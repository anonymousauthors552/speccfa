==> flow/design.v <==
module  acfa_memory (
    per_dout,                        
    ER_min,                           
    ER_max,                           
    mclk,                            
    per_addr,                        
    per_din,                         
    per_en,                          
    per_we,                          
    cflow_logs_ptr_din,              
    puc_rst                          
);
output      [15:0] per_dout;         
output      [15:0] ER_min;                           
output      [15:0] ER_max;                           
input              mclk;             
input       [13:0] per_addr;         
input       [15:0] per_din;          
input              per_en;           
input        [1:0] per_we;           
input              puc_rst;          
input       [15:0] cflow_logs_ptr_din;   
parameter       [14:0] METADATA_BASE_ADDR = CHAL_BASE_ADDR+CHAL_SIZE;     
parameter       [13:0] METADATA_PER_ADDR = METADATA_BASE_ADDR[14:1];                 
parameter              METADATA_SIZE = 6; 
parameter              DEC_WD      =  3;                  
parameter [DEC_WD-1:0] ERMIN      =  'h0,              
                       ERMAX      =  'h1,              
                       CLOGP      =  'h2;              
parameter              DEC_SZ      =  (1 << DEC_WD);        
parameter [DEC_SZ-1:0] BASE_REG   =  {{DEC_SZ-1{1'b0}}, 1'b1};
parameter [DEC_SZ-1:0] ERMIN_D  = (BASE_REG << ERMIN),  
                       ERMAX_D  = (BASE_REG << ERMAX),
                       CLOGP_D  = (BASE_REG << CLOGP);
wire              reg_sel      =  per_en & (per_addr[13:DEC_WD-1]==METADATA_BASE_ADDR[14:DEC_WD]);
wire [DEC_WD-1:0] reg_addr     =  {1'b0, per_addr[DEC_WD-2:0]};
wire [DEC_SZ-1:0] reg_dec      = (ERMIN_D  &  {DEC_SZ{(reg_addr==ERMIN)}}) |
                                 (ERMAX_D  &  {DEC_SZ{(reg_addr==ERMAX)}}) |
                                 (CLOGP_D  &  {DEC_SZ{(reg_addr==CLOGP)}});
wire              reg_write =  |per_we & reg_sel;
wire              reg_read  = ~|per_we & reg_sel;
wire [DEC_SZ-1:0] reg_wr    = reg_dec & {512{reg_write}};
wire [DEC_SZ-1:0] reg_rd    = reg_dec & {512{reg_read}};
reg  [15:0] ermin;
wire        ermin_wr  = reg_wr[ERMIN];
wire [15:0] ermin_nxt = per_din;
always @ (posedge mclk or posedge puc_rst)
  if (puc_rst)        ermin <=  16'h0;
  else if (ermin_wr)  ermin <=  ermin_nxt; 
reg  [15:0] ermax;
wire       ermax_wr  = reg_wr[ERMAX];
wire [15:0] ermax_nxt = per_din;
always @ (posedge mclk or posedge puc_rst)
if (puc_rst)        ermax <=  16'h0;
else if (ermax_wr) ermax <=  ermax_nxt;
reg   [15:0] cflow_logs_ptr; 
always @ (posedge mclk or posedge puc_rst)
if (puc_rst)        cflow_logs_ptr <=  16'h0;
else                cflow_logs_ptr <=  cflow_logs_ptr_din;
parameter       [14:0] BASE_ADDR   = 15'h0180; 
parameter              CHAL_SIZE  =  32;             
parameter              CHAL_ADDR_MSB   = 3;          
parameter       [14:0] CHAL_BASE_ADDR = BASE_ADDR;               
parameter       [13:0] CHAL_PER_ADDR  = CHAL_BASE_ADDR[14:1];   
wire   [CHAL_ADDR_MSB:0] chal_addr_reg = per_addr-CHAL_PER_ADDR; 
wire                     chal_cen      = per_en & per_addr >= CHAL_PER_ADDR & per_addr < CHAL_PER_ADDR+(CHAL_SIZE*8/16);
wire    [15:0]           chal_dout;
wire    [1:0]            chal_wen      = per_we & {2{per_en}};
chalmem #(CHAL_ADDR_MSB, CHAL_SIZE)
challenges (  
    .ram_dout    (chal_dout),            
    .ram_addr    (chal_addr_reg),        
    .ram_cen     (~chal_cen),            
    .ram_clk     (mclk),                 
    .ram_din     (per_din),              
    .ram_wen     (~chal_wen)             
);
wire [15:0]           chal_rd = chal_dout & {16{chal_cen & ~|per_we}};
initial begin
    ermin <= 16'haa11; 
    ermax <= 16'habcd;
    cflow_logs_ptr <= 16'h0000;
end
wire [15:0] ermin_rd     = ermin             & {16{reg_rd[ERMIN]}};
wire [15:0] ermax_rd     = ermax             & {16{reg_rd[ERMAX]}};
wire [15:0] cflow_logs_ptr_rd     = cflow_logs_ptr & {16{reg_rd[CLOGP]}};
wire [15:0] per_dout  =  ermin_rd  |
                         ermax_rd  |
                         cflow_logs_ptr_rd |
                         chal_rd;
wire [15:0] ER_min = ermin;
wire [15:0] ER_max = ermax;
endmodule 
module chalmem (
    ram_dout,                       
    ram_addr,                       
    ram_cen,                        
    ram_clk,                        
    ram_din,                        
    ram_wen                         
);
parameter ADDR_MSB   =  6;          
parameter MEM_SIZE   =  256;        
output      [15:0] ram_dout;        
input [ADDR_MSB:0] ram_addr;        
input              ram_cen;         
input              ram_clk;         
input       [15:0] ram_din;         
input        [1:0] ram_wen;         
(* ram_style = "block" *) reg         [15:0] mem [0:(MEM_SIZE/2)-1]; 
reg         [ADDR_MSB:0] ram_addr_reg;
wire        [15:0] mem_val = mem[ram_addr];  
integer i;
initial 
    begin
        for(i=0; i<MEM_SIZE; i=i+1)
        begin
            mem[i] <= 0;
        end
        ram_addr_reg <= 0;
    end
always @(posedge ram_clk)
    begin
        ram_addr_reg <= ram_addr;
        if (~ram_cen & ram_addr<(MEM_SIZE/2))
        begin
            if      (ram_wen==2'b00) mem[ram_addr]        <= ram_din;
            else if (ram_wen==2'b01) mem[ram_addr][15:8]  <= ram_din[15:8];  
            else if (ram_wen==2'b10) mem[ram_addr][7:0]   <= ram_din[7:0];  
        end
    end
assign ram_dout = mem[ram_addr_reg];
endmodule  
* Tool chain data of acfa_memory
Tool output for the design above, in the order of the flow. Line numbers count from 1 in the design file above. Operators carry their Yosys type and port widths (W data, S select, Z words). Cell names lack the library's common part. Not given: n/a
Set-up: design top acfa_memory, clock port mclk, library sky130hd, library corner tt_025C_1v80

* Word-level counts
Source: Yosys, flattened and elaborated, memories not mapped. Widths are those after wreduce. Registers that Yosys merges into a memory's read port (data or address) are not register bits. Print and check cells do not count. Equal cells are merged and count once. Memory sizes are those after Yosys's memory passes, which may raise the word count (mostly to a power of two), join words into wider ones and drop unused or constant bits.
Word-level totals: bits in registers 52, RAM bits 256, memories 1, output and inout port bits 48, word-level cells 60
Memories:
- challenges.mem | depth 16, width 16, read ports 1, write ports 1, line 110 | (* ram_style = "block" *) reg         [15:0] mem [0:(MEM_SIZE/2)-1];
Operators by class: add/subtract/negate cells 1, magnitude comparators 3, equal/unequal tests 5, multiplexer cells 20, bitwise gates (word level) 22, reductions and logical operators 4
Operators with widths (number):
- $mux W16 | 9
- $and A16 B16 Y16 | 4
- $or A16 B16 Y16 | 3
- $mux W8 | 2
- $ge A14 B8 Y1 const B | 1
- $lt A14 B8 Y1 const B | 1
- $eq A12 B6 Y1 const B | 1
- $mux W1 | 9
- $and A1 B1 Y1 | 7
- $lt A4 B5 Y1 const B | 1
- $eq A2 B1 Y1 const B | 2
- $eq A2 B2 Y1 const B | 2
- $and A2 B2 Y2 | 2
- $sub A4 B1 Y4 const B | 1
- $or A2 B3 Y3 | 1
- $and A3 B3 Y3 | 1
- $logic_not A3 Y1 | 1
- $or A1 B1 Y1 | 2
- $or A1 B2 Y2 | 1
- $not A2 Y2 | 1
- $logic_not A2 Y1 | 1
- $reduce_or A2 Y1 | 1
- $logic_not A1 Y1 | 1

* Longest topological paths
Depth = most cells in a row (Yosys ltp): at word level without a register or memory, in the mapped netlist without a sequential cell, where the memories' decode and read muxes count.
Depth: depth after elaboration 8, ABC_AREA 0, depth in mapped cells 7, gate-level depth less buffers 4

* Netlist
Yosys stat after the flow's synthesis: flattened, memories mapped to cells. It holds for the ABC_AREA given above (unset counts as 0); a run with the other value may have another netlist. The area totals of this step are shown rounded.
Cells by type:
- edfxtp_1 | number 256, total area 7.69E+03 um2
- mux4_2 | number 64, total area 1.44E+03 um2
- dfrtp_1 | number 48, total area 1.2E+03 um2
- mux2_2 | number 43, total area 484.214 um2
- mux2_1 | number 20, total area 225.216 um2
- mux2i_1 | number 18, total area 180.173 um2
- nand4b_1 | number 17, total area 148.893 um2
- o2111ai_1 | number 15, total area 131.376 um2
- nor2_1 | number 32, total area 120.115 um2
- nand4_1 | number 16, total area 100.096 um2
- nand3_1 | number 18, total area 90.086 um2
- dfxtp_1 | number 4, total area 80.077 um2
- clkbuf_1 | number 17, total area 63.811 um2
- buf_2 | number 10, total area 50.048 um2
- buf_1 | number 10, total area 37.536 um2
- nand2b_1 | number 6, total area 37.536 um2
- buf_8 | number 2, total area 30.029 um2
- nor4_2 | number 2, total area 25.024 um2
Not listed: further types 15, cells in them 24.
Synthesis totals: cells in the netlist 622, cell area after synthesis 12300 um2, area of sequential cells 8970 um2, flip-flops 308
By module: a second synthesis without flattening, with its own total; a netlist apart from the flattened one above.
Second synthesis, totals: cells (unflattened synthesis) 620, area total of the unflattened synthesis 12200 um2
Rows give one instance, submodules left out.
By module:
- chalmem | times used 1, cells 449, area 9930 um2
- acfa_memory | times used 1, cells 171, area 2230 um2

* Worst setup path after synthesis
OpenSTA on the mapped netlist: ideal clock, no wires. The path of least setup slack (recovery checks aside). Input and output delay are each 20% of the period. Register names are those of the netlist, which keeps one name where synthesis merged equal registers.
Path post-synthesis: kind in2reg, start input per_addr[11], end memory challenges.mem[3][0], clock period 2770 ps, external input delay 554 ps, setup time 383 ps, time at the first pin 554 ps, arrival 2412 ps, setup slack -25 ps, path delay 2241 ps, stages 5, synthesis period reached 2795 ps
"path delay" = arrival - input delay + setup time. "stages" counts driving pins, that of a launching flip-flop among them; a cell with two outputs on the path counts twice. "synthesis period reached" = period - worst setup slack (recovery checks aside). The figure is calculated, with input and output delays left at 20% of the set period.
On the way, post-synthesis: path through or4_1 -> buf_2 -> nor4_2 -> nand3_1 -> nor3_1
RTL lines, path post-synthesis:
- from (decl) | line 17 | input       [13:0] per_addr;
- to (decl) | line 110 | (* ram_style = "block" *) reg         [15:0] mem [0:(MEM_SIZE/2)-1];
Chain of elaborated cells between the ends: none given.

* Worst path after layout
Path of least setup slack in the final report of record 1 (OpenROAD, finished layout, wires in). Where an end is a register, its clock arrival counts in the times. The path's times are printed in steps of 10 ps; the period is the one set.
Path post-layout: kind in2out, start input per_addr[11], end output per_dout[8], clock period 5080 ps, external input delay 1020 ps, external output delay 1020 ps, time at the first pin 1020 ps, arrival 3800 ps, setup slack 260 ps, stages 7
The rows between start and end are the longest chain of elaborated cells between them; the timing report does not say that the signal goes this way. Where chains are equally long, one stands for them. A line is the first line of the expression or statement that the cell stems from. Yosys adds cells for indexed reads and writes and turns some case tables into memories.
On the way, post-layout: path through clkdlybuf4s50_1 -> or4_1 -> nor4_4 -> buf_12 -> nand4_1 -> o2111ai_1 -> clkdlybuf4s50_1, cells in the longest elaborated chain 8
RTL lines, path post-layout:
- from (decl) | line 17 | input       [13:0] per_addr;
- $eq A12 B6 Y1 | line 35 | wire              reg_sel      =  per_en & (per_addr[13:DEC_WD-1]==METADATA_BASE_ADDR[14:DEC_WD]);
- $and A1 B1 Y1 | line 35
- $and A1 B1 Y1 | line 41 | wire              reg_read  = ~|per_we & reg_sel;
- $and A3 B3 Y3 | line 43 | wire [DEC_SZ-1:0] reg_rd    = reg_dec & {512{reg_read}};
- $and A16 B16 Y16 | line 84 | wire [15:0] ermin_rd     = ermin             & {16{reg_rd[ERMIN]}};
- $or A16 B16 Y16 x3 | line 87 | wire [15:0] per_dout  =  ermin_rd  |
- to (decl) | line 13 | output      [15:0] per_dout;

==> results <==
Settings and measured results of 2 stored flow runs for module acfa_memory (sky130hd), not sorted in any way. The constraints put input and output delay at 20% of the set period each and load the outputs with 0.01 pF.
"critical setup path time" = time allowed to the worst setup path (clock period - input delay - output delay, where it has them) - its slack; a late launch clock adds to it, a late capture clock takes from it.
"power consumption": no workload was simulated; the value follows from the tool's default switching activity.
"critical setup path time" is given in steps of 10 ps.
The measured numbers are rounded.

* Record 1 | settings: period_ns 5.08; CORE_UTILIZATION 60; PLACE_DENSITY_LB_ADDON 0.0; CORE_ASPECT_RATIO 0.88; TNS_END_PERCENT 80; ABC_AREA 0; GPL_ROUTABILITY_DRIVEN 1; CTS_CLUSTER_SIZE 45; MIN_ROUTING_LAYER met2; MAX_ROUTING_LAYER met5; CAP_MARGIN 20; CORE_MARGIN 2; SLEW_MARGIN 20 | results: area of the standard cells in the finished layout 14900 um2; utilization after layout 0.734; total negative slack on setup checks 0 ps; post-synthesis cell area 12300 um2; overall die area 21700 um2; power consumption 0.00543 W; critical setup path time 2780 ps; worst setup path kind in2out; worst slack on setup checks 265 ps
* Record 2 | settings: period_ns 2.06; CORE_UTILIZATION 68; PLACE_DENSITY 0.55; CELL_PAD_IN_SITES_DETAIL_PLACEMENT 0; ABC_AREA 0; GPL_TIMING_DRIVEN 1; CTS_CLUSTER_SIZE 96; CTS_CLUSTER_DIAMETER 236; SLEW_MARGIN 0; CAP_MARGIN 20; CORE_MARGIN 2 | results: area of the standard cells in the finished layout 16300 um2; utilization after layout 0.912; total negative slack on setup checks -79400 ps; post-synthesis cell area 12300 um2; overall die area 19200 um2; power consumption 0.00998 W; critical setup path time 2680 ps; worst setup path kind reg2out; worst slack on setup checks -1030 ps
